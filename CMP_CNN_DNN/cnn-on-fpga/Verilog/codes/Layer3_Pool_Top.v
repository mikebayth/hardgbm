==> flow/design.v <==
`timescale 1ns / 1ps
module Layer3_Pool_Top
#(
	parameter									bits						=	16		,	 
	parameter									bits_shift				=	4		,	 
	parameter									channel_num				=	16		
	)
	(
	input																clk_in,
	input 															rst_n,
	input 	[(channel_num<<bits_shift)-1:0]				data_in,
	input																start,
	output	[(channel_num<<bits_shift)-1:0]				data_out,
	output															ready
    );
wire			ready_temp[0:channel_num-1];
assign		ready						=					ready_temp[0]					;
genvar i;
generate
	for (i = 0; i < channel_num; i = i + 1)
	begin:pooling
		maxpool 
			#(
			.bits				(bits)	,
			.pool_size		(4)	,
			.pool_size_2	(3)	
			)
			layer_pool(
			.clk_in			(clk_in),
			.rst_n			(rst_n),
			.data_in			(data_in[(i<<bits_shift)+bits-1:(i<<bits_shift)]),
			.start			(start),
			.data_out		(data_out[(i<<bits_shift)+bits-1:(i<<bits_shift)]),
			.ready			(ready_temp[i])
			);
	end
endgenerate
endmodule
`timescale 1ns / 1ps
module maxpool
#(
	parameter			bits				=		16	,
	parameter 			pool_size		=		4	,
	parameter			pool_size_2		=		3	
	)
	(
	input 																clk_in		,
	input 																rst_n			,
	input 	unsigned		[bits-1:0]								data_in		,
	input 																start			,
	output 	reg			[bits-1:0]								data_out		,
	output	reg														ready
    );
reg 					[pool_size_2-1:0]					cnt			;
reg	unsigned		[bits-1:0]							data_temp	;
reg															flag			;
always@(posedge clk_in or negedge rst_n)
begin
	if(~rst_n)
	begin
		cnt							<=							0;
		data_temp					<=							0;
		ready							<=							1'b0;
		flag							<=							1'b0;
	end
	else
	begin
		if(start||flag)
		begin
			if(cnt < pool_size-1)
			begin
				ready										<=								1'b0;
				flag										<=								1'b1;
				cnt										<=								cnt	+	1'b1;
				if(data_temp	<	data_in)
					data_temp							<=								data_in;
			end
			else
			begin
				flag										<=								1'b0;
				cnt										<=								1'b0;
				if(data_temp	<	data_in)
					data_out								<=								data_in;
				else
					data_out								<=								data_temp;
				data_temp								<=								0;
				ready										<=								1'b1;
			end
		end
	end
end
endmodule
* From RTL to reports: Layer3_Pool_Top
The steps from the RTL of Layer3_Pool_Top to its reports follow in flow order.
Lines are those of the file above, counted from 1.
Cell names lack the library's common part.
A cell with n/a has no value.
- Top :: Layer3_Pool_Top
- Clock input :: clk_in
- Standard-cell library :: sky130hd
- Timing corner :: tt_025C_1v80

* Word-level counts
Counts by Yosys on the flattened word-level netlist (proc, flatten, opt, wreduce). Print and check cells are left out. Cells with the same type and inputs are merged into one.
- Input port bits :: 259
- Flip-flop bits (word level) :: 577
- Cells after elaboration :: 226
- Output and inout port bits :: 257
- $lt $le $gt $ge :: 32
- Multiplexer cells :: 65
- Bitwise logic cells :: 16
- Add/sub/neg operators :: 16
- Reduce/logical cells :: 32
** Operator list (count)
- 16-bit two-way mux :: 32
- 16-bit < comparator :: 16
- 3-bit by 1-bit adder with 3-bit output (second input constant) :: 16
- 3-bit by 2-bit < comparator with 1-bit output (second input constant) :: 16
- 3-bit AND reduction :: 16
- 3-bit two-way mux :: 16
- 1-bit two-way mux :: 17
- 1-bit logical OR :: 16
- 1-bit inverter :: 16

* Logic depth
Longest topological path by Yosys (ltp), each cell counted once; first at word level (registers and memories cut), then after technology mapping (sequential cells cut; the memories' decode and read muxes count).
- Word-level depth :: 3
- ABC_AREA :: 0
- Gate-level depth with buffers :: 10
- Depth with buffers taken out :: 8

* After synthesis
Yosys stat after the flow's synthesis: flattened, memories mapped to cells. It holds for the ABC_AREA given above (unset counts as 0); a run with the other value may have another netlist.
Totals and module areas in this step are rounded.
- Mapped area :: 28270 µm²
- Mapped flip-flops :: 577
- Buffers :: 89
- Sequential part of the area :: 15720 µm²
- Mapped cells :: 2718
** Cells by type
- dfrtp_1 :: count 321, area in all 8.03E+03 µm²
- edfxtp_1 :: count 256, area in all 7.69E+03 µm²
- ha_1 :: count 256, area in all 3.2E+03 µm²
- inv_1 :: count 481, area in all 1.81E+03 µm²
- o21ai_0 :: count 311, area in all 1.56E+03 µm²
- o22ai_1 :: count 224, area in all 1.4E+03 µm²
- nand2_1 :: count 321, area in all 1.2E+03 µm²
- a21oi_1 :: count 109, area in all 545.523 µm²
- a22o_1 :: count 60, area in all 525.504 µm²
- clkbuf_1 :: count 68, area in all 255.245 µm²
- and4_1 :: count 26, area in all 227.718 µm²
- nand4_1 :: count 35, area in all 218.96 µm²
- nor2_1 :: count 46, area in all 172.666 µm²
- a2111o_1 :: count 15, area in all 168.912 µm²
- nor3_1 :: count 33, area in all 165.158 µm²
- a21o_1 :: count 20, area in all 150.144 µm²
- a211oi_1 :: count 16, area in all 120.115 µm²
- nor3b_1 :: count 16, area in all 120.115 µm²
Not listed: further types 17, cells in them 104.
By module: a second synthesis without flattening, with its own total; a netlist apart from the flattened one above.
- Cells (unflattened synthesis) :: 3408
- Area total of the unflattened synthesis :: 35930 µm²
Rows give one instance, submodules left out.
** Modules
- maxpool :: times used 16, cells 213, seq. area 1006 µm², area 2246 µm²
- Layer3_Pool_Top :: times used 1, cells 0, seq. area 0.0 µm², area 0.0 µm²

* Path before layout
Source: OpenSTA report_checks on the synthesized netlist (no wires, ideal clock, input and output delay 20% of the period each), path of least setup slack; recovery checks are left aside. Register names are those of the netlist, which keeps one name where synthesis merged equal registers.
- Path kind :: in2reg
- From :: input start
- To :: register pooling[13].layer_pool.data_out[0]
- Clock period :: 2.68 ns
- Data arrival time :: 2.289 ns
- Path delay :: 2.166 ns
- Setup time :: 0.413 ns
- Data required time :: 2.267 ns
- Setup slack :: -0.022 ns
- External input delay :: 0.536 ns
- Stages :: 4
- Path buffers :: 2
- Launch time at the first pin :: 0.536 ns
- Synthesis period reached :: 2.702 ns
"path delay" = arrival - input delay + setup time.
"stages" counts driving pins, that of a launching flip-flop among them; a cell with two outputs on the path counts twice.
"synthesis period reached" is the clock period less the worst setup slack; recovery checks do not enter. This is arithmetic on one report: input and output delays are still those of the set period (20% each).
Between the ends stands the longest chain of elaborated cells between them, by number of cells; it is not shown to be the way that was timed. Of several equally long chains one is given.
A line is the first line of the expression or statement that the cell stems from. Yosys adds cells for indexed reads and writes and turns some case tables into memories.
- Path through :: buf_2 > buf_2 > nor2_1 > nor3b_1
- Cells in the longest elaborated chain :: 2
- Elaborated cells on any way between the ends :: 2
- Source lines of those cells :: 1
- Those cells by class :: reduce/logical: 2
** Ends and longest elaborated chain, after synthesis
- start, declared :: RTL line 12 : input start,
- 1-bit logical OR :: RTL line 68 : if(start||flag)
- 3-bit AND reduction
- end, assigned :: RTL line 83 : data_out <= data_in;
- end, assigned :: RTL line 85 : data_out <= data_temp;
- end, declared :: RTL line 51 : output reg [bits-1:0] data_out ,

* Worst path after layout
Path of least setup slack in the final report of run 1 (OpenROAD, finished layout, wires in). Where an end is a register, its clock arrival counts in the times.
- Path kind :: reg2reg
- From :: register pooling[13].layer_pool.data_temp[9]
- To :: register pooling[13].layer_pool.data_out[0]
- Stages :: 7
- Data required time :: 2.11 ns
- Data arrival time :: 2.73 ns
- Clock period :: 1.73 ns
- Launch time at the first pin :: 0.62 ns
- Setup time :: 0.21 ns
- Setup slack :: -0.62 ns
- Path buffers :: 0
Between the ends stands the longest chain of elaborated cells between them, by number of cells; it is not shown to be the way that was timed. Of several equally long chains one is given.
At most two assigning lines are given for a register; there are more.
- Path through :: dfrtp_1 > ha_4 > nand4_1 > or3_1 > nor3_2 > or4_4 > mux2_4
- Cells in the longest elaborated chain :: 2
- Elaborated cells on any way between the ends :: 2
- Those cells by class :: compare: 1; mux: 1
** Ends and longest elaborated chain, after layout
- start, declared :: RTL line 55 : reg unsigned [bits-1:0] data_temp ;
- start, assigned :: RTL line 62 : data_temp <= 0;
- start, assigned :: RTL line 76 : data_temp <= data_in;
- 16-bit < comparator :: RTL line 82 : if(data_temp < data_in)
- 16-bit two-way mux :: RTL line 82
- end, assigned :: RTL line 83 : data_out <= data_in;
- end, assigned :: RTL line 85 : data_out <= data_temp;
- end, declared :: RTL line 51 : output reg [bits-1:0] data_out ,

Wiki page: Layer3_Pool_Top / flow data

Design Layer3_Pool_Top on sky130hd. What follows are 2 stored runs of the flow, each under its own settings; their order means nothing. The constraints put input and output delay at 20% of the set period each and load the outputs with 0.01 pF.
By "period reached" is meant the clock period of the run minus its worst setup slack. This is arithmetic on one report: input and output delays are still those of the set period (20% each).
"allowed time less slack (worst setup path)" means the part of the period allowed to the worst setup path (the constraints hold back 20% at inputs and 20% at outputs) less its slack; where the path has registers, the arrival times of their clocks count too.
"total power of the final layout": no workload was simulated; the value follows from the tool's default switching activity.
Results are given in rounded form.

** Run 1
- Settings :: period_ns=1.73; CORE_UTILIZATION=53; SETUP_SLACK_MARGIN=0.08; PLACE_DENSITY=0.5; CORE_ASPECT_RATIO=1.01; CORE_MARGIN=10; GPL_ROUTABILITY_DRIVEN=1; CTS_CLUSTER_SIZE=81; CTS_CLUSTER_DIAMETER=124; SLEW_MARGIN=30; CAP_MARGIN=20
- Post-synthesis cell area :: 28270 µm²
- Full die area :: 62980 µm²
- Standard-cell area after layout :: 46200 µm²
- Utilization of the finished layout :: 0.871
- Setup slack of the worst path :: -0.620 ns
- Total negative slack :: -253.7 ns
- Total power of the final layout :: 81760 µW
- Period reached :: 2.350 ns
- Allowed time less slack (worst setup path) :: 2.35 ns
- Worst setup path type :: reg2reg

** Run 2
- Settings :: period_ns=2.84; CORE_UTILIZATION=40; PLACE_DENSITY_LB_ADDON=0.19; TNS_END_PERCENT=100; ABC_AREA=1; GPL_TIMING_DRIVEN=0; GPL_ROUTABILITY_DRIVEN=1; CTS_CLUSTER_DIAMETER=334; MIN_ROUTING_LAYER=met1; MAX_ROUTING_LAYER=met5; CAP_MARGIN=20; CORE_MARGIN=2; SLEW_MARGIN=20
- Post-synthesis cell area :: 32500 µm²
- Full die area :: 83560 µm²
- Standard-cell area after layout :: 41820 µm²
- Utilization of the finished layout :: 0.519
- Setup slack of the worst path :: 0.465 ns
- Total negative slack :: 0.000 ns
- Total power of the final layout :: 44980 µW
- Period reached :: 2.375 ns
- Allowed time less slack (worst setup path) :: 1.81 ns
- Worst setup path type :: in2reg
